==> flow/design.v <==
`timescale 1ns / 1ps
module npc(
    input clk,
    input reset_n,
    input  [11:0] ball_pos_x,
    input  [11:0] ball_pos_y,
    input game_mode,  
    input [1:0] game_state,  
    output [11:0] npc_pos_x,
    output [11:0] npc_pos_y
);
reg [31:0] npc_clock;
reg [31:0] npc_vclock;
reg [20:0] doziness_clock;  
wire [9:0] pos;
wire [9:0] pos_v;
reg [26:0] speed;
reg [26:0] speed_clk;
localparam VBUF_W = 320;
localparam VBUF_H = 240;
localparam NPC_W = 41;
localparam NPC_H = 42;
localparam BALL_DIST = 18;
parameter gravity = 27'd1;
parameter init_speed = 27'd4;
assign npc_pos_x = npc_clock[31:20];
assign npc_pos_y = {2'b00, npc_vclock[31:22]};
reg face_v;
always @(posedge clk) begin
    if (~reset_n || game_state == 1) npc_clock[31:20] <= 1;
    else if (~(npc_clock[31:20] + NPC_W > 160) && ball_pos_x > npc_pos_x + BALL_DIST + npc_clock[1:0]
            && (game_mode == 0 || doziness_clock < 21'd700_000))
        npc_clock <= npc_clock + 1;
    else if (~(npc_clock[31:20] <= 0) && ball_pos_x < npc_pos_x + BALL_DIST + npc_clock[1:0]
            && (game_mode == 0 || doziness_clock < 21'd700_000))
        npc_clock <= npc_clock - 1;
end
always @(posedge clk) begin
    if (~reset_n || game_state == 1 ) npc_vclock[31:22] <= VBUF_H - NPC_H - 21;
    else if (face_v && npc_vclock[31:22] > 0)
        npc_vclock <= npc_vclock - speed;
    else if (~face_v && npc_vclock[31:22] + NPC_H < VBUF_H - 20)
        npc_vclock <= npc_vclock + speed;
end
always @(posedge clk) begin
    if (~reset_n) begin
        speed <= 0;
        face_v <= 1;
        speed_clk <= 0;
    end else if (ball_pos_y <= 80 && npc_vclock[31:22] == (VBUF_H - NPC_H - 20)) begin
        speed <= 20;
        face_v <= 1;
    end else if (face_v && speed_clk > 27'd8388608) begin
        if (speed == 0) face_v <= 0;
        else speed <= speed - 4;
        speed_clk <= 0;
    end else if (~face_v && npc_vclock[31:22] + NPC_H < VBUF_H - 20 && speed_clk > 27'd8388608) begin
        speed <= speed + 2;
        speed_clk <= 0;
    end else speed_clk <= speed_clk + 1;
end
always @(posedge clk) begin
    if (~reset_n) doziness_clock <= 0;
    else if (game_mode == 1 && doziness_clock < 21'd1_000_000) doziness_clock <= doziness_clock + 1;
    else doziness_clock <= 0;
end
endmodule
Step by step through the tools: npc. The steps from the RTL of npc to its reports follow in flow order. Lines are those of the file above, counted from 1. Library cell names are shortened. A cell with - has no value.

Top module: npc. Clock: clk. Standard-cell library: sky130hd. Timing corner: tt_025C_1v80.

Word level. Counts by Yosys on the flattened word-level netlist (proc, flatten, opt, wreduce; memories kept). Register bits leave out memories and registers merged into their read ports (data or address). Print and check cells are left out. Cells with the same type and inputs are merged into one.

Bits in registers: 140. The figure for input bits is 29. Under output and inout bits stands 24. The figure for cells after elaboration is 79.

The figure for reduce/logical cells is 24. Mux-type cells: 14. The figure for bitwise logic cells is 6. For $add $sub $neg the number is 12. Equal/unequal tests: 4. Order comparisons: 10.

Operators by type and width (count): 2-to-1 mux 27 bit (5); 2-to-1 mux 22 bit (2); < comparator 21 x 20 -> 1 bit (second input constant) (2); 2-to-1 mux 20 bit (2); greater-than comparator 12 x 32 -> 1 bit (1); adder 32 x 1 -> 32 bit (second input constant) (1); subtractor 32 x 1 -> 32 bit (second input constant) (1); adder 32 x 27 -> 32 bit (1); subtractor 32 x 27 -> 32 bit (1); adder 27 x 1 -> 27 bit (second input constant) (1); adder 27 x 2 -> 27 bit (second input constant) (1); greater-than comparator 27 x 24 -> 1 bit (second input constant) (1); subtractor 27 x 3 -> 27 bit (second input constant) (1); logical NOT 27 bit (1); 2-to-1 mux 12 bit (2); adder 21 x 1 -> 21 bit (second input constant) (1); 2-to-1 mux 10 bit (2); < comparator 12 x 14 -> 1 bit (1); adder 13 x 2 -> 14 bit (1); adder 12 x 5 -> 13 bit (second input constant) (1); adder 12 x 6 -> 13 bit (second input constant) (1); greater-than comparator 13 x 8 -> 1 bit (second input constant) (1); less-or-equal comparator 12 x 1 -> 1 bit (second input constant) (1); less-or-equal comparator 12 x 7 -> 1 bit (second input constant) (1); AND reduction 2 bit (6); adder 10 x 6 -> 11 bit (second input constant) (1); < comparator 11 x 8 -> 1 bit (second input constant) (1); logical AND 1 bit (10).

Not listed: further kinds 11, cells in them 19.

Logic depth. Longest topological path by Yosys (ltp), each cell counted once; first at word level (registers and memories cut), then after technology mapping (sequential cells cut; the memories' decode and read muxes count).

Under depth after elaboration stands 7. For ABC_AREA the number is 0. For gate-level depth with buffers the number is 23. For gate-level depth less buffers the number is 21.

Synthesis result. The flow's flattened synthesis, as Yosys stat reports it; memories are mapped. The netlist is that of the ABC_AREA named above (0 if unset); the other value can give another one. Totals and module areas in this step are rounded.

Cells by type: dfxtp_1 (count 97, total area 1.94E+03 um^2); edfxtp_1 (count 41, total area 1.23E+03 um^2); ha_1 (count 82, total area 1.03E+03 um^2); xnor2_1 (count 76, total area 665.638 um^2); a21oi_1 (count 120, total area 600.576 um^2); nor2_1 (count 148, total area 555.533 um^2); o21ai_0 (count 87, total area 435.418 um^2); nand2_1 (count 95, total area 356.592 um^2); inv_1 (count 85, total area 319.056 um^2); nand3_1 (count 57, total area 285.274 um^2); nor3_1 (count 54, total area 270.259 um^2); clkbuf_1 (count 63, total area 236.477 um^2); xor2_1 (count 25, total area 218.96 um^2); buf_4 (count 24, total area 180.173 um^2); nand4_1 (count 28, total area 175.168 um^2); or3_1 (count 28, total area 175.168 um^2); nor4_1 (count 26, total area 162.656 um^2); and3_1 (count 23, total area 143.888 um^2).

Not listed: further types 56, cells in them 248.

Under flip-flop cells stands 138. For cell area after synthesis the number is 10930 um^2. For mapped cells the number is 1407. The entry for sequential area reads 3173 um^2. The figure for buffers is 88.

Worst setup path after synthesis. Source: OpenSTA report_checks on the synthesized netlist (no wires, ideal clock, input and output delay 20% of the period each), path of least setup slack; recovery checks are left aside. Register names are those of the netlist, which keeps one name where synthesis merged equal registers.

Path kind: register to register. Start point: register npc_clock[21]. End point: register npc_clock[0]. Under required time stands 5166 ps. Under path buffers stands 2. The figure for stages on the path is 22. The entry for path delay reads 5301 ps. For path slack the number is 270 ps. The figure for time at the first pin is 0 ps. For clock period the number is 5570 ps. Setup time: 404 ps. Arrival time: 4897 ps. The entry for period reached after synthesis reads 5300 ps.

"path delay" is the arrival time less input delay plus setup time. "stages on the path": output pins that drive a net of the path, with the launching flip-flop's if there is one; two outputs of one cell count as two. "period reached after synthesis" is the clock period less the worst setup slack; recovery checks do not enter. This is arithmetic on one report: input and output delays are still those of the set period (20% each). The rows between start and end are the longest chain of elaborated cells between them; the timing report does not say that the signal goes this way. Where chains are equally long, one stands for them. Each line given opens the expression or statement behind the cell; cells for indexed reads and writes are added by Yosys, which also makes memories of some case tables. At most two assigning lines are given for a register; there are more. The path ends at the enable pin of a flip-flop; only ways to that pin are counted.

Cells stage by stage: dfxtp_1 -> inv_1 -> ha_1 -> inv_1 -> ha_1 -> inv_1 -> fa_1 -> nor3b_1 -> a21oi_1 -> nor2_1 -> nand3_1 -> xor2_1 -> ha_1 -> nand2_1 -> o211ai_1 -> o31ai_1 -> a21oi_1 -> nor4bb_1 -> clkbuf_1 -> clkbuf_1 -> inv_1 -> a21oi_1. For cells in the longest elaborated chain the number is 7. Under elaborated cells on any way between the ends stands 15. Classes of those cells: add/sub (3); compare (4); logic (2); reduce/logical (6).

RTL lines, path post-synthesis: start, declared (RTL line 12) `reg [31:0] npc_clock;`; start, assigned (RTL line 33) `npc_clock <= npc_clock + 1;`; start, assigned (RTL line 36) `npc_clock <= npc_clock - 1;`; adder 12 x 5 -> 13 bit (RTL line 31) `else if (~(npc_clock[31:20] + NPC_W > 160) && ball_pos_x > npc_pos_x + BALL_DIST + npc_clock[1:0]`; adder 13 x 2 -> 14 bit (RTL line 31); greater-than comparator 12 x 32 -> 1 bit (RTL line 31); logical AND 1 bit (2 in a row) (RTL line 31); nonzero test 2 bit; AND reduction 2 bit; end, assigned (RTL line 33); end, assigned (RTL line 36); end, declared (RTL line 12).

Worst path after layout. Path of least setup slack in the final report of run 1 (OpenROAD, finished layout, wires in). Where an end is a register, its clock arrival counts in the times. The path's times are printed in steps of 10 ps; the period is the one set.

Path kind: register to register. Start point: register npc_clock[21]. End point: register npc_clock[2]. Under path buffers stands 2. Arrival time: 5950 ps. For path slack the number is 5700 ps. The figure for stages on the path is 22. Setup time: 300 ps. The figure for time at the first pin is 450 ps. For clock period the number is 11500 ps. Under required time stands 11650 ps.

The rows between start and end are the longest chain of elaborated cells between them; the timing report does not say that the signal goes this way. Where chains are equally long, one stands for them. At most two assigning lines are given for a register; there are more. The path ends at the enable pin of a flip-flop; only ways to that pin are counted.

Cells stage by stage: dfxtp_1 -> inv_1 -> ha_1 -> inv_1 -> ha_1 -> inv_1 -> fa_1 -> nor3b_1 -> a21oi_1 -> nor2_1 -> nand3_1 -> xor2_1 -> ha_1 -> nand2_1 -> o211ai_1 -> o31ai_1 -> a21oi_1 -> nor4bb_4 -> buf_4 -> inv_1 -> a21oi_2 -> buf_4. For cells in the longest elaborated chain the number is 7. Under elaborated cells on any way between the ends stands 15. Classes of those cells: add/sub (3); compare (4); logic (2); reduce/logical (6).

RTL lines, path after layout: start, declared (RTL line 12) `reg [31:0] npc_clock;`; start, assigned (RTL line 33) `npc_clock <= npc_clock + 1;`; start, assigned (RTL line 36) `npc_clock <= npc_clock - 1;`; adder 12 x 5 -> 13 bit (RTL line 31) `else if (~(npc_clock[31:20] + NPC_W > 160) && ball_pos_x > npc_pos_x + BALL_DIST + npc_clock[1:0]`; adder 13 x 2 -> 14 bit (RTL line 31); greater-than comparator 12 x 32 -> 1 bit (RTL line 31); logical AND 1 bit (2 in a row) (RTL line 31); nonzero test 2 bit; AND reduction 2 bit; end, assigned (RTL line 33); end, assigned (RTL line 36); end, declared (RTL line 12).

# Flow runs of npc

Design npc on sky130hd. What follows are 2 stored runs of the flow, each under its own settings; their order means nothing. The constraints put input and output delay at 20% of the set period each and load the outputs with 0.01 pF. "achieved clock period" is the run's clock period less its worst setup slack. It is reckoned from that one timing run; input and output delays stay at 20% of the period that was set. "critical setup path time": the worst setup path's part of the clock period (all of it between registers, 20% less for each end at a port) less its slack. A launch clock that arrives late makes it longer, a capture clock that arrives late makes it shorter. "power" is the tool's figure for a default switching activity; nothing was simulated. "critical setup path time" is given in steps of 10 ps. Values from the reports are rounded here.

Files of run 1:
==> flow/run.sh <==
#!/bin/bash
# the make line also repeats the synthesis and layout settings of config.mk as NAME=value (left out here)
make -C /OpenROAD-flow-scripts/flow DESIGN_CONFIG=/design/flow/config.mk WORK_HOME=/design/flow/orfs CLKGATE_MAP_FILE= finish
==> flow/config.mk <==
export PLATFORM = sky130hd
export DESIGN_NAME = npc
export DESIGN_NICKNAME = npc
export VERILOG_FILES = /design/flow/design.v
export SDC_FILE = /design/flow/constraint.sdc
export NUM_CORES = 4
export LEC_CHECK = 0
export CAP_MARGIN = 20
export CELL_PAD_IN_SITES_DETAIL_PLACEMENT = 1
export CORE_ASPECT_RATIO = 1.19
export CORE_MARGIN = 2
export CORE_UTILIZATION = 18
export MAX_ROUTING_LAYER = met4
export PLACE_DENSITY_LB_ADDON = 0.2
export SETUP_SLACK_MARGIN = 0.19
export SLEW_MARGIN = 20
==> flow/constraint.sdc <==
create_clock -name core_clock -period 11.5 [get_ports {clk}]
set_input_delay 2.3000 -clock core_clock [delete_from_list [all_inputs] [get_ports {clk}]]
set_output_delay 2.3000 -clock core_clock [all_outputs]
set_load 0.01 [all_outputs]

Results of run 1. The area of the synthesized netlist stands at 10,930 um^2. The measured die footprint is 62,730 um^2. The area of the standard cells in the finished layout stands at 12,720 um^2. For the utilization of the finished layout the run shows 21.2%. For the setup slack of the critical path the run shows 5,702 ps. The measured total negative slack is 0 ps. The lowest hold slack stands at 463 ps. The power is 1.594 mW. The achieved clock period is 5,798 ps. The critical setup path time comes to 5,800 ps. Worst path kind: register to register.

Files of run 2:
==> flow/run.sh <==
#!/bin/bash
# the make line also repeats the synthesis and layout settings of config.mk as NAME=value (left out here)
make -C /OpenROAD-flow-scripts/flow DESIGN_CONFIG=/design/flow/config.mk WORK_HOME=/design/flow/orfs CLKGATE_MAP_FILE= finish
==> flow/config.mk <==
export PLATFORM = sky130hd
export DESIGN_NAME = npc
export DESIGN_NICKNAME = npc
export VERILOG_FILES = /design/flow/design.v
export SDC_FILE = /design/flow/constraint.sdc
export NUM_CORES = 4
export LEC_CHECK = 0
export ABC_AREA = 0
export CAP_MARGIN = 25
export CELL_PAD_IN_SITES_GLOBAL_PLACEMENT = 0
export CORE_MARGIN = 2
export CORE_UTILIZATION = 21
export CTS_CLUSTER_DIAMETER = 291
export CTS_CLUSTER_SIZE = 82
export GPL_TIMING_DRIVEN = 1
export HOLD_SLACK_MARGIN = 0.19
export MIN_ROUTING_LAYER = met2
export PLACE_DENSITY_LB_ADDON = 0.27
export SLEW_MARGIN = 20
==> flow/constraint.sdc <==
create_clock -name core_clock -period 6.47 [get_ports {clk}]
set_input_delay 1.2940 -clock core_clock [delete_from_list [all_inputs] [get_ports {clk}]]
set_output_delay 1.2940 -clock core_clock [all_outputs]
set_load 0.01 [all_outputs]

Results of run 2. The area of the synthesized netlist stands at 10,930 um^2. The measured die footprint is 53,900 um^2. The area of the standard cells in the finished layout stands at 12,580 um^2. For the utilization of the finished layout the run shows 24.5%. For the setup slack of the critical path the run shows 1,228 ps. The measured total negative slack is 0 ps. The lowest hold slack stands at 463 ps. The power is 2.861 mW. The achieved clock period is 5,242 ps. The critical setup path time comes to 5,240 ps. Worst path kind: register to register.
