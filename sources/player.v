==> flow/design.v <==
`timescale 1ns / 1ps
module debounce(input clk, input btn_input, output btn_output);
parameter DEBOUNCE_PERIOD = 2_000_000;  
reg [$clog2(DEBOUNCE_PERIOD):0] counter;
assign btn_output = (counter == DEBOUNCE_PERIOD);
always@(posedge clk) begin
  if (btn_input == 0)
    counter <= 0;
  else
    counter <= counter + (counter != DEBOUNCE_PERIOD);
end
endmodule
`timescale 1ns / 1ps
module player(
    input  clk,
    input  reset_n,
    input  [3:0] usr_btn,
    input  [1:0] game_state,
    output [11:0] x,
    output [11:0] y
);
reg  [31:0] player_clock;
reg  [31:0] player_vclock;
wire [9:0]  pos;
wire [9:0]  posv;
reg [26:0] speed;
reg [26:0] speed_clk;
wire btn_level, btn_pressed;
reg  prev_btn_level;
localparam VBUF_W = 320;  
localparam VBUF_H = 240;  
localparam PLAYER_W      = 41;  
localparam PLAYER_H      = 42;  
parameter gravity = 27'd1;  
parameter init_speed = 27'd4; 
debounce btn_db(
  .clk(clk),
  .btn_input(usr_btn[1]),
  .btn_output(btn_level)
);
assign x = player_clock[31:20];  
assign y = {2'b00,player_vclock[31:22]};  
reg face;
reg facev;
always @(posedge clk) begin
  if (~reset_n || game_state == 1) begin
    player_clock[31:20] <= {VBUF_W - PLAYER_W - 1};
    face <= 1;
  end else if(face==1 && ~(player_clock[31:20]+ PLAYER_W > VBUF_W) && usr_btn[0]==1)
    player_clock <= player_clock + 1;
  else if(face==0 && ~(player_clock[31:20] <= 160) && usr_btn[2]==1)
    player_clock <= player_clock - 1;
  if (usr_btn[0]==1) begin
     face<=1 ;
  end else if(usr_btn[2]==1) begin
     face<=0;
  end
end
always @(posedge clk) begin
  if (~reset_n || game_state == 1) begin
     player_vclock[31:22] <= VBUF_H - PLAYER_H -21;
  end else if (facev == 1 && player_vclock[31:22] > 0) begin
     player_vclock <= player_vclock - speed;
  end else if (facev == 0 && player_vclock[31:22] + PLAYER_H < VBUF_H -20) begin
     player_vclock <= player_vclock + speed;
  end
end
always @(posedge clk) begin
  if (~reset_n)
    prev_btn_level <= 0;
  else
    prev_btn_level <= btn_level;
end
assign btn_pressed = (btn_level == 1 && prev_btn_level == 0)? 1 : 0;
always @(posedge clk) begin
  if (~reset_n) begin
    speed <= 0;
    facev <= 1;
    speed_clk <=0;
  end else if (btn_pressed && player_vclock[31:22] == (VBUF_H - PLAYER_H - 20)) begin
    speed <= 20;
    facev <= 1;
  end else if (facev == 1 && speed_clk > 27'd8388608) begin
    if (speed == 0 ) facev <= 0;
    else     speed <= speed - 4;
    speed_clk <= 0;
  end else if (facev == 0 && player_vclock[31:22] + PLAYER_H < VBUF_H -20 && speed_clk > 27'd8388608) begin
    speed <= speed + 2;
    speed_clk <= 0;
  end else
    speed_clk = speed_clk +1;
end
endmodule
## Step by step through the tools: player

What the tools print for player, step after step.
Line numbers count from 1 in the design file above.
Operators: Yosys type, input widths -> output width; for muxes data width and select width s.
Cell names lack the library's common part.
Not given: --

- Top: player
- Clock input: clk
- Standard-cell library: sky130hd
- Library corner: tt_025C_1v80

## Elaborated design

Yosys after proc, flatten, opt, wreduce and memory -nomap, before mapping. Memory bits, and registers merged into a memory's read port (data or address), are not among the register bits. Print and check cells are not counted. Equal cells are merged and count once.

- Register bits: 143
- Bits in latches: 0
- RAM bits: 0
- ROM bits: 0
- Clocked read ports x word width: 0
- Memory cells: 0
- Input bits: 8
- Output and inout bits: 24
- Word-level cells: 79

- Add/sub/neg operators: 10
- $mul: 0
- Div/mod/pow operators: 0
- $lt $le $gt $ge: 5
- Eq/ne operators: 6
- Shift operators: 0
- Mux-type cells: 17
- Bitwise logic cells: 7
- Reduce/logical cells: 23

Operators with widths:

| kind | number |
|---|---|
| $mux 27 | 5 |
| $mux 22 | 2 |
| $mux 20 | 2 |
| $add 32x1->32 const B | 1 |
| $sub 32x1->32 const B | 1 |
| $add 32x27->32 | 1 |
| $sub 32x27->32 | 1 |
| $add 27x1->27 const B | 1 |
| $add 27x2->27 const B | 1 |
| $gt 27x24->1 const B | 1 |
| $sub 27x3->27 const B | 1 |
| $logic_not 27->1 | 1 |
| $mux 12 | 2 |
| $add 22x1->22 | 1 |
| $eq 22x21->1 const B | 1 |
| $ne 22x21->1 const B | 1 |
| $mux 10 | 2 |
| $add 12x6->13 const B | 1 |
| $gt 13x9->1 const B | 1 |
| $le 12x8->1 const B | 1 |
| $add 10x6->11 const B | 1 |
| $lt 11x8->1 const B | 1 |
| $logic_and 1x1->1 | 10 |
| $gt 10x1->1 const B | 1 |
| $eq 10x8->1 const B | 1 |
| $reduce_and 2->1 | 5 |
| $reduce_bool 2->1 | 4 |
| $not 1->1 | 7 |

Other operator kinds: 8; their cells: 10.

## Longest topological paths

Yosys ltp: most cells in a row. Word level: on the elaborated netlist, between registers, memories and ports. Mapped: between sequential cells and ports; inverters and the memories' decode and read muxes count.

- Depth after elaboration: 7
- ABC_AREA: 0
- Depth in mapped cells: 12
- Gate-level depth less buffers: 12

## Synthesis result

Source: synth_stat.txt of the flow (Yosys; design flattened, memories mapped). It holds for the ABC_AREA given above (unset counts as 0); a run with the other value may have another netlist.

- Cells in the netlist: 1256
- Cell area after synthesis: 0.0100697 mm^2
- Sequential part of the area: 0.0032331 mm^2
- Flip-flop cells: 141
- Buffers: 73

Cells by type:

| cell type | number | area in all (um^2) |
|---|---|---|
| dfxtp_1 | 100 | 2001.92 |
| edfxtp_1 | 41 | 1.23E+03 |
| ha_1 | 63 | 788.256 |
| xnor2_1 | 67 | 586.813 |
| nor2_1 | 138 | 517.997 |
| a21oi_1 | 83 | 415.398 |
| xor2_1 | 43 | 376.611 |
| nand2_1 | 96 | 360.346 |
| o21ai_0 | 69 | 345.331 |
| inv_1 | 69 | 258.998 |
| nand3_1 | 45 | 225.216 |
| nor3_1 | 38 | 190.182 |
| buf_4 | 25 | 187.68 |
| and2_1 | 29 | 181.424 |
| nor4_1 | 28 | 175.168 |
| clkbuf_1 | 46 | 172.666 |
| and3_1 | 23 | 143.888 |
| nand4_1 | 22 | 137.632 |

Other cell types: 57; their cells: 231.
By module: a second synthesis without flattening, with its own total; a netlist apart from the flattened one above.

- Cells (unflattened synthesis): 1289
- Area total of the unflattened synthesis: 0.0102836 mm^2

Rows give one instance, submodules left out.

By module:

| module | instances | cells | area (mm^2) | sequential area (mm^2) |
|---|---|---|---|---|
| player | 1 | 1173 | 0.0092564 | 0.0027927 |
| debounce | 1 | 116 | 0.0010272 | 0.0004404 |

## Timing after synthesis

Path of least setup slack by OpenSTA after synthesis, without wires, with an ideal clock, recovery checks aside; 20% of the period is set as input and as output delay. Where synthesis merged equal registers, the netlist keeps one of their names.

- Path kind: register -> register
- From: register player_vclock[23]
- To: register player_vclock[10]
- Period: 4.55 ns
- Library setup time: 0.399 ns
- Time at the first pin: 0.000 ns
- Arrival: 3.437 ns
- Setup slack: 0.714 ns
- Path delay: 3.836 ns
- Stages: 9
- Path buffers: 1
- Period reached after synthesis: 3.836 ns

"path delay" = arrival - input delay + setup time.
"stages": output pins that drive a net of the path, with the launching flip-flop's if there is one; two outputs of one cell count as two.
"period reached after synthesis" = period - worst setup slack (recovery checks aside). The figure is calculated, with input and output delays left at 20% of the set period.
The rows between start and end are the longest chain of elaborated cells between them; the timing report does not say that the signal goes this way. Where chains are equally long, one stands for them.
Each line given opens the expression or statement behind the cell; cells for indexed reads and writes are added by Yosys, which also makes memories of some case tables.
At most two assigning lines are given for a register; there are more.
Only ways into the end's enable, where the timed path ends, are counted here.

- Cells stage by stage: dfxtp_1 > ha_1 > a21oi_1 > or3b_1 > a221o_1 > a2111oi_1 > clkbuf_1 > nor2_1 > nor2_1
- Cells in the longest elaborated chain: 5
- Elaborated cells on any way between the ends: 7
- Those cells by class: 1 x add/sub; 2 x compare; 4 x reduce/logical

RTL lines, path after synthesis:

| element | RTL line | RTL |
|---|---|---|
| start: declaration | 23 | `reg  [31:0] player_vclock;` |
| start: assignment | 61 | `player_vclock[31:22] <= VBUF_H - PLAYER_H -21;` |
| start: assignment | 63 | `player_vclock <= player_vclock - speed;` |
| $add 10x6->11 | 64 | `end else if (facev == 0 && player_vclock[31:22] + PLAYER_H < VBUF_H -20) begin` |
| $lt 11x8->1 | 64 |  |
| $logic_and 1x1->1 | 64 |  |
| $reduce_bool 2->1 | -- |  |
| $reduce_and 2->1 | -- |  |
| end: assignment | 63 |  |
| end: assignment | 65 | `player_vclock <= player_vclock + speed;` |
| end: declaration | 23 |  |

## Timing after layout

From the final timing report of flow run 1: the path of least setup slack in the routed layout; clock arrival at registers is part of the times.

- Path kind: register -> register
- From: register speed[7]
- To: register speed[4]
- Period: 6.35 ns
- Library setup time: 0.10 ns
- Time at the first pin: 0.42 ns
- Arrival: 4.16 ns
- Setup slack: 2.51 ns
- Stages: 10
- Path buffers: 0

The rows between start and end are the longest chain of elaborated cells between them; the timing report does not say that the signal goes this way. Where chains are equally long, one stands for them.
At most two assigning lines are given for a register; there are more.

- Cells stage by stage: dfxtp_1 > or4_4 > or3_4 > or4_1 > or4_1 > or4_4 > a22oi_4 > a21oi_1 > xnor2_1 > o21a_1
- Cells in the longest elaborated chain: 4
- Elaborated cells on any way between the ends: 6
- RTL lines with such cells: 3
- Those cells by class: 1 x eq/ne; 3 x mux; 2 x reduce/logical

RTL lines, path after layout:

| element | RTL line | RTL |
|---|---|---|
| start: declaration | 26 | `reg [26:0] speed;` |
| start: assignment | 85 | `else     speed <= speed - 4;` |
| start: assignment | 88 | `speed <= speed + 2;` |
| $logic_not 27->1 | 84 | `if (speed == 0 ) facev <= 0;` |
| $mux 27 | 84 |  |
| $mux 27 | 83 | `end else if (facev == 1 && speed_clk > 27'd8388608) begin` |
| $mux 5 | 80 | `end else if (btn_pressed && player_vclock[31:22] == (VBUF_H - PLAYER_H - 20)) begin` |
| end: assignment | 85 |  |
| end: assignment | 88 |  |
| end: declaration | 26 |  |

Wiki page: player / flow data

Settings and measured results of 2 stored flow runs for module player (sky130hd), not sorted in any way. The constraints put input and output delay at 20% of the set period each and load the outputs with 0.01 pF.
"clock period reached" means the clock period less the worst setup slack. The figure is calculated, with input and output delays left at 20% of the set period.
"time on the worst setup path": the worst setup path's part of the clock period (all of it between registers, 20% less for each end at a port) less its slack. A launch clock that arrives late makes it longer, a capture clock that arrives late makes it shorter.
"total power after layout" rests on the timing tool's default activity at the inputs, not on a simulated workload.

### Flow run 1

Settings: `period_ns=6.35`, `CORE_UTILIZATION=67`, `SETUP_SLACK_MARGIN=1.32`, `PLACE_DENSITY=0.93`, `ABC_AREA=0`, `CTS_CLUSTER_SIZE=44`, `MAX_ROUTING_LAYER=met5`, `CAP_MARGIN=20`, `CORE_MARGIN=2`, `SLEW_MARGIN=20`

- Cell area after synthesis: 0.0100697 mm^2
- Area inside the die boundary: 0.0160263 mm^2
- Standard-cell area of the final layout: 0.0108329 mm^2
- Utilization: 74.3 %
- Worst setup slack after layout: 2.513 ns
- Total negative slack: 0.000 ns
- Smallest hold slack: 0.493 ns
- Total power after layout: 0.00274 W
- Clock period reached: 3.837 ns
- Time on the worst setup path: 3.84 ns
- Type of the worst setup path: register -> register

### Flow run 2

Settings: `period_ns=3.52`, `CORE_UTILIZATION=30`, `SETUP_SLACK_MARGIN=0.41`, `PLACE_DENSITY_LB_ADDON=0.11`, `CORE_ASPECT_RATIO=1.74`, `CELL_PAD_IN_SITES_GLOBAL_PLACEMENT=3`, `GPL_TIMING_DRIVEN=1`, `SLEW_MARGIN=30`, `CAP_MARGIN=20`, `CORE_MARGIN=2`

- Cell area after synthesis: 0.0100697 mm^2
- Area inside the die boundary: 0.0351038 mm^2
- Standard-cell area of the final layout: 0.0122155 mm^2
- Utilization: 36.9 %
- Worst setup slack after layout: 0.181 ns
- Total negative slack: 0.000 ns
- Smallest hold slack: 0.470 ns
- Total power after layout: 0.005359 W
- Clock period reached: 3.339 ns
- Time on the worst setup path: 3.34 ns
- Type of the worst setup path: register -> register
