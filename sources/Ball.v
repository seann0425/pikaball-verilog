==> flow/design.v <==
`timescale 1ns / 1ps
module Ball(
    input clk,
    input reset_n,
    input [11:0] Player_X,
    input [11:0] Player_Y,
    input [11:0] NPC_X,
    input [11:0] NPC_Y,
    input [1:0] game_state,  
    input who_win,  
    input smash,  
    input smash1,
    output [11:0] Ball_X,
    output [11:0] Ball_Y
);
localparam [11:0] Ball_W = 30,
                  Ball_H = 30,
                  Pika_W = 41,
                  Pika_H = 42,
                  VBUF_H = 240,
                  VBUF_W = 320,
                  NET_W = 6,
                  NET_H = 90,
                  NET_POS_X = 160,
                  NET_POS_Y = 150,
                  START_POS_PLAYER_X = 180,
                  START_POS_PLAYER_Y = 30,
                  START_POS_NPC_X = 100,
                  START_POS_NPC_Y = 30,
                  START_V_X = 0,
                  START_V_Y = 2,
                  g = 2, 
                  range = 23,
                  smash_speed = 8,
                  ground_y = 220;
localparam [31:0] smash_cnt_max = 5000;
localparam [31:0] max_number_0 = 1,
                  max_number_1 = 3,
                  max_number_2 = 5;
reg [31:0] pos_x , pos_y;
reg [31:0] v_x , v_y;
reg check_x_dir , check_y_dir;
reg [2:0] smash_times;
reg [31:0] clk_cnt;
reg [31:0] smash_cnt;
wire check_cnt_max;
wire check_smash_cnt_max;
wire palyer_collison;
wire player_left_side , player_right_side , player_top;
wire player_left_e , player_right_e , player_top_e , player_center_e;
wire NPC_left_side , NPC_right_side , NPC_top;
wire NPC_left_e , NPC_right_e , NPC_top_e , NPC_center_e;
wire NPC_collison;
wire player_on_ground , NPC_on_ground;
wire net_collison;
wire net_collison_top;
wire net_collison_side;
reg start;   
reg [31:0] clk_cnt_max;
reg x_dir , y_dir;
initial begin
    clk_cnt_max = max_number_0;
end
assign player_left_side = (pos_x[31:20] + Ball_W >= Player_X  );
assign player_right_side = ( pos_x[31:20] <= Player_X + Pika_W - 2);
assign player_top = (pos_y[31:20] + Ball_H >= Player_Y);
assign player_left_e = (pos_x[31:20] + Ball_W >= Player_X) && (pos_x[31:20] + Ball_W <= Player_X + range);
assign player_right_e = (pos_x[31:20] >= Player_X + Pika_W - range) && (pos_x[31:20] <= Player_X + Pika_W );
assign player_center_e = (pos_x[31:20] + Ball_W >= Player_X + range) && (pos_x[31:20] <= Player_X + Pika_W - range);
assign player_top_e = (pos_y[31:20] + Ball_H >= Player_Y) && ( pos_y[31:20] + Ball_H <= Player_Y + 21);
assign player_collison = (player_right_side && player_left_side &&player_top 
                         && ( pos_y[31:20] <= Player_Y + Pika_H));
assign NPC_left_side = (pos_x[31:20] + Ball_W >= NPC_X +5);
assign NPC_right_side = ( pos_x[31:20] <= NPC_X + Pika_W -7);
assign NPC_top_side = (pos_y[31:20] + Ball_H  >= NPC_Y);
assign NPC_left_e = (pos_x[31:20] + Ball_W >= NPC_X ) && (pos_x[31:20] + Ball_W <= NPC_X + range);
assign NPC_right_e = (pos_x[31:20] >= NPC_X + Pika_W - range) && (pos_x[31:20] <= NPC_X + Pika_W );
assign NPC_center_e = (pos_x[31:20] + Ball_W >= NPC_X + range) && (pos_x[31:20] <= NPC_X + Pika_W - range);
assign NPC_top_e = (pos_y[31:20] + Ball_H  >= NPC_Y) && ( pos_y[31:20] + Ball_H <= NPC_Y + 21);
assign NPC_collison = (NPC_left_side && (NPC_right_side) && (NPC_top_side) && 
                      ( pos_y[31:20] <= NPC_Y + Pika_H));
assign net_collison = (pos_y[31:20] + Ball_H >= NET_POS_Y) && (pos_x[31:20] + Ball_W >= NET_POS_X) && ( pos_x[31:20] <= NET_POS_X + NET_W);
assign net_collison_top  =(pos_y[31:20] + Ball_H == NET_POS_Y) && (pos_x[31:20] + Ball_W >= NET_POS_X) && (pos_x[31:20] <= NET_POS_X + NET_W);
assign player_on_ground =  Player_Y + Pika_H < ground_y;
assign NPC_on_ground = NPC_Y + Pika_H < ground_y;
assign Ball_X = pos_x[31:20];
assign Ball_Y = pos_y[31:20];
assign check_cnt_max = (clk_cnt == clk_cnt_max);
assign check_smash_cnt_max = (smash_cnt == smash_cnt_max);
always @(posedge clk)begin
    if(~reset_n) clk_cnt <= 0;
    else clk_cnt <= (clk_cnt == clk_cnt_max)?0:(clk_cnt + 1);
end 
always @(posedge clk)begin
    if(~reset_n) begin 
        smash_cnt <= 0;
        start <= 0;
    end else if(start)begin
        smash_cnt <= (smash_cnt == smash_cnt_max)?smash_cnt_max:(smash_cnt+1);
        start <= (check_smash_cnt_max)?0:1;
    end else begin
        start <= ( (player_collison && smash) || (NPC_collison && smash1) );
        smash_cnt <= 0;
    end
end
always @(posedge clk)begin
    if(~reset_n || game_state != 2'b10)begin
        pos_x[31:20] <= (who_win)?NPC_X:Player_X;
        x_dir <= 1;
        v_x <= START_V_X;
    end else begin
        if(check_cnt_max) pos_x <= (x_dir) ? (pos_x + v_x):(pos_x - v_x);
        if(pos_x[31:20] == 12'b0) x_dir <= 1;
        else if(pos_x[31:20] + Ball_W == VBUF_W) x_dir <= 0;
        else if(net_collison && pos_x[31:20] + Ball_W == NET_POS_X) x_dir <= 0;
        else if(net_collison && pos_x[31:20] == NET_POS_X + NET_W ) x_dir <= 1;
        else if(player_collison && smash)begin
            x_dir <= 0;
            v_x <= smash_speed;
        end else if(NPC_collison && smash1)begin
            x_dir <= 1;
            v_x <= smash_speed;
        end else if(player_collison && player_left_e && ~check_smash_cnt_max)begin 
            x_dir <= 0;
            v_x <= 2; 
        end else if(player_collison && player_right_e && ~check_smash_cnt_max)begin 
            x_dir <= 1;
            v_x <= 2; 
        end else if(NPC_collison && NPC_left_e && ~check_smash_cnt_max)begin 
            x_dir <= 0;
            v_x <= 2;
        end else if(NPC_collison && NPC_right_e && ~check_smash_cnt_max)begin 
            x_dir <= 1;
            v_x <= 2;
        end else if(NPC_collison && NPC_center_e && ~check_smash_cnt_max)begin
            v_x <= 0;
        end else if(player_collison && player_center_e && ~check_smash_cnt_max)begin    
            v_x <= 0;
        end else x_dir <= x_dir;
    end
end
always @(posedge clk)begin
    if(~reset_n || game_state != 2'b10)begin
        if(who_win) pos_y[31:20] <= START_POS_NPC_Y;
        else pos_y[31:20] <= START_POS_PLAYER_Y;
        y_dir <= 1;
    end else begin
        if(check_cnt_max) pos_y <= (y_dir) ? (pos_y + v_y[31:24]) : ( (pos_y < v_y[31:24])?0:(pos_y - v_y[31:24]));
        if(pos_y[31:20] == 0 || v_y[31:24] == 0)y_dir <= 1;
        else if(( (player_collison && player_on_ground) || (NPC_collison && NPC_on_ground) ) && smash) y_dir <= 1;
        else if(pos_y[31:20] + Ball_H == VBUF_H - 20) y_dir <= 0;
        else if( (player_collison && player_top_e) || (NPC_collison && NPC_top_e    ) || net_collison_top) y_dir <= 0;
        else y_dir <= y_dir; 
    end
end
always @(posedge clk)begin
    if(~reset_n || game_state != 2'b10)begin
        v_y[31:23] <= START_V_Y;
    end else begin
        v_y <= ( y_dir )? (v_y + g) : ( (v_y < g)?0: (v_y - g) );
    end
end
endmodule
; ---- Step by step through the tools: Ball
; The steps from the RTL of Ball to its reports follow in flow order.
; Lines are those of the file above, counted from 1.
; Operators: Yosys type, input widths -> output width; for muxes data width and select width s.
; Cell names lack the library's common part.
; Not given: --
[inputs]
design = Ball
clock_port = clk
library = sky130hd
corner = tt_025C_1v80

; ---- Elaborated design
; Source: Yosys, flattened and elaborated, memories not mapped. Widths are those after wreduce. Registers that Yosys merges into a memory's read port (data or address) are not register bits. Print and check cells do not count.
[bits]
ff_bits = 195
in_bits = 55
output_inout_bits = 24
elab_cells = 173
[op_classes]
add_sub_neg = 27
compare = 28
eq_ne = 8
mux = 30
logic = 8
reduce_logical = 59
[op_table]
columns = op, count
row1 = $mux 32, 13
row2 = $ge 12x12->1, 8
row3 = $le 12x12->1, 8
row4 = $le 12x32->1, 2
row5 = $add 32x1->32 const B, 2
row6 = $le 32x13->1, 2
row7 = $add 12x5->13 const B, 4
row8 = $add 12x5->12 const B, 4
row9 = $add 12x6->12 const B, 4
row10 = $logic_and 1x1->1, 39
row11 = $eq 12x8->1 const B, 3
row12 = $mux 12, 3
row13 = $eq 32x1->1 const B, 1
row14 = $eq 32x13->1 const B, 1
row15 = $add 32x2->32 const B, 1
row16 = $sub 32x2->32 const B, 1
row17 = $lt 32x2->1 const B, 1
row18 = $add 32x32->32, 1
row19 = $sub 32x32->32, 1
row20 = $add 32x8->32, 1
row21 = $sub 32x8->32, 1
row22 = $lt 32x8->1, 1
row23 = $add 12x6->13 const B, 2
row24 = $sub 12x5->12 const B, 2
row25 = $ge 12x8->1 const B, 2
row26 = $lt 12x8->1 const B, 2
row27 = $logic_not 12->1, 2
row28 = $sub 13x2->14 const B, 1
; Other operator kinds: 19; their cells: 47.

; ---- Logic depth
; Depth = most cells in a row (Yosys ltp): at word level without a register or memory, in the mapped netlist without a sequential cell, where the memories' decode and read muxes count.
[depth]
ltp_word = 17
abc_area = 0
ltp_mapped = 19
mapped_depth_nobuf = 19

; ---- Netlist
; Source: synth_stat.txt of the flow (Yosys; design flattened, memories mapped). It holds for the ABC_AREA given above (unset counts as 0); a run with the other value may have another netlist.
[mapped]
mapped_cells = 2308
area_um2 = 18634.1
seq_area_um2 = 3993.8
flip_flops = 163
n_buf = 98
[types]
columns = cell_type, count, type_area_um2
row1 = ha_1, 269, 3.37E+03
row2 = edfxtp_1, 73, 2.19E+03
row3 = dfxtp_1, 90, 1.8E+03
row4 = xnor2_1, 199, 1.74E+03
row5 = xor2_1, 98, 858.323
row6 = nor2_1, 209, 784.502
row7 = a21oi_1, 135, 675.648
row8 = nand2_1, 176, 660.634
row9 = o21ai_0, 112, 560.538
row10 = inv_1, 119, 446.678
row11 = nand3_1, 89, 445.427
row12 = nand4_1, 70, 437.92
row13 = a21o_1, 47, 352.838
row14 = nor3_1, 52, 260.25
row15 = or3_1, 41, 256.496
row16 = clkbuf_1, 65, 243.984
row17 = and3_1, 33, 206.448
row18 = buf_4, 24, 180.173
; Not listed: further types 70, cells in them 407.

; ---- Timing after synthesis
; Source: OpenSTA report_checks on the synthesized netlist (no wires, ideal clock, input and output delay 20% of the period each), path of least setup slack; recovery checks are left aside. Register names are those of the netlist, which keeps one name where synthesis merged equal registers.
[synth_path]
path_kind = input -> register
from = input Player_X[0]
to = register x_dir
period_ns = 4.78
input_delay_ns = 0.956
setup_time_ns = 0.120
launch_ns = 0.956
arrival_time_ns = 4.468
t_required_ns = 4.660
setup_slack_ns = 0.192
delay_ns = 3.632
stages = 17
path_buffers = 0
synth_period_reached_ns = 4.588
; "delay_ns" is the arrival time less input delay plus setup time.
; "stages": output pins that drive a net of the path, with the launching flip-flop's if there is one; two outputs of one cell count as two.
; "synth_period_reached_ns" = period - worst setup slack (recovery checks aside). The figure is calculated, with input and output delays left at 20% of the set period.
; The rows between start and end are the longest chain of elaborated cells between them; the timing report does not say that the signal goes this way. Where chains are equally long, one stands for them.
; Each line given opens the expression or statement behind the cell; cells for indexed reads and writes are added by Yosys, which also makes memories of some case tables.
; A register here has more assigning lines than the two given.
[synth_via]
path_cell_list = inv_1 nor3_1 o21ai_0 a21o_1 xnor2_1 and3_1 nand3_1 xnor2_1 ha_1 nand4_1 or2_2 or4b_2 a2bb2oi_1 nor2_1 o221ai_1 mux2i_1 a21oi_1
elab_chain_cells = 15
cells_between = 28
classes_between = add/sub: 5; compare: 5; mux: 7; reduce/logical: 11
[synth_rtl]
columns = element, line
row1 = from (decl), 5  ; input [11:0] Player_X,
row2 = $add 12x6->13, 65  ; assign player_right_side = ( pos_x[31:20] <= Player_X + Pika_W - 2);
row3 = $sub 13x2->14, 65
row4 = $le 12x32->1, 65
row5 = $logic_and 1x1->1 x3, 71  ; assign player_collison = (player_right_side && player_left_side &&player_top
row6 = $logic_and 1x1->1 x2, 126  ; end else if(player_collison && player_right_e && ~check_smash_cnt_max)begin
row7 = $mux 1, 126
row8 = $mux 1, 123  ; end else if(player_collison && player_left_e && ~check_smash_cnt_max)begin
row9 = $mux 1, 120  ; end else if(NPC_collison && smash1)begin
row10 = $mux 1, 117  ; else if(player_collison && smash)begin
row11 = $mux 1, 116  ; else if(net_collison && pos_x[31:20] == NET_POS_X + NET_W ) x_dir <= 1;
row12 = $mux 1, 115  ; else if(net_collison && pos_x[31:20] + Ball_W == NET_POS_X) x_dir <= 0;
row13 = $mux 1, 114  ; else if(pos_x[31:20] + Ball_W == VBUF_W) x_dir <= 0;
row14 = to (assign), 114
row15 = to (assign), 139  ; end else x_dir <= x_dir;
row16 = to (decl), 60  ; reg x_dir , y_dir;

; ---- Worst path after layout
; Path of least setup slack in the final report of entry A (OpenROAD, finished layout, wires in). Where an end is a register, its clock arrival counts in the times.
[layout_path]
path_kind = input -> register
from = input Player_X[0]
to = register x_dir
period_ns = 2.54
input_delay_ns = 0.51
setup_time_ns = 0.11
launch_ns = 0.51
arrival_time_ns = 4.12
t_required_ns = 2.88
setup_slack_ns = -1.24
stages = 20
path_buffers = 2
; The rows between start and end are the longest chain of elaborated cells between them; the timing report does not say that the signal goes this way. Where chains are equally long, one stands for them.
; A register here has more assigning lines than the two given.
[layout_via]
path_cell_list = buf_4 ha_4 a21oi_4 nor2_4 nor2_4 xnor2_2 nor3_2 and3_4 nand3_4 xnor2_2 ha_1 nand4_1 or2_4 or4b_4 a2bb2oi_4 buf_6 nor2_2 o221ai_2 mux2i_1 a21oi_1
elab_chain_cells = 15
cells_between = 28
classes_between = add/sub: 5; compare: 5; mux: 7; reduce/logical: 11
[layout_rtl]
columns = element, line
row1 = from (decl), 5  ; input [11:0] Player_X,
row2 = $add 12x6->13, 65  ; assign player_right_side = ( pos_x[31:20] <= Player_X + Pika_W - 2);
row3 = $sub 13x2->14, 65
row4 = $le 12x32->1, 65
row5 = $logic_and 1x1->1 x3, 71  ; assign player_collison = (player_right_side && player_left_side &&player_top
row6 = $logic_and 1x1->1 x2, 126  ; end else if(player_collison && player_right_e && ~check_smash_cnt_max)begin
row7 = $mux 1, 126
row8 = $mux 1, 123  ; end else if(player_collison && player_left_e && ~check_smash_cnt_max)begin
row9 = $mux 1, 120  ; end else if(NPC_collison && smash1)begin
row10 = $mux 1, 117  ; else if(player_collison && smash)begin
row11 = $mux 1, 116  ; else if(net_collison && pos_x[31:20] == NET_POS_X + NET_W ) x_dir <= 1;
row12 = $mux 1, 115  ; else if(net_collison && pos_x[31:20] + Ball_W == NET_POS_X) x_dir <= 0;
row13 = $mux 1, 114  ; else if(pos_x[31:20] + Ball_W == VBUF_W) x_dir <= 0;
row14 = to (assign), 114
row15 = to (assign), 139  ; end else x_dir <= x_dir;
row16 = to (decl), 60  ; reg x_dir , y_dir;

; Module Ball, platform sky130hd: 2 stored runs of the flow (Yosys, OpenROAD) with differing settings, in no particular order. Input and output delays are each 20% of the period that was set; the output load is 0.01 pF.
; "achieved_clock_period_ns": clock period set for the run, less the worst setup slack. It is reckoned from that one timing run; input and output delays stay at 20% of the period that was set.
; "power_total_uw" is the tool's figure for a default switching activity; nothing was simulated.

[entry A: settings]
period_ns = 2.54
CAP_MARGIN = 20
CORE_MARGIN = 2
CORE_UTILIZATION = 40
SLEW_MARGIN = 20
[entry A: results]
cell_area_final_um2 = 28247.1
worst_hold_slack_ns = 0.464
power_total_uw = 8961
final_die_area_um2 = 48327.4
final_setup_ws_ns = -1.243
setupTns_ns = -24.315
synthArea_um2 = 18634.1
achieved_clock_period_ns = 3.783

[entry B: settings]
period_ns = 3.46
CORE_UTILIZATION = 26
PLACE_DENSITY_LB_ADDON = 0.3
HOLD_SLACK_MARGIN = 0.12
CORE_ASPECT_RATIO = 0.55
CORE_MARGIN = 9
CELL_PAD_IN_SITES_DETAIL_PLACEMENT = 2
TNS_END_PERCENT = 50
CTS_CLUSTER_DIAMETER = 86
CAP_MARGIN = 0
MIN_ROUTING_LAYER = met2
SLEW_MARGIN = 20
[entry B: results]
cell_area_final_um2 = 26203.9
worst_hold_slack_ns = 0.496
power_total_uw = 7558
final_die_area_um2 = 82064.3
final_setup_ws_ns = -0.818
setupTns_ns = -3.628
synthArea_um2 = 18634.1
achieved_clock_period_ns = 4.278
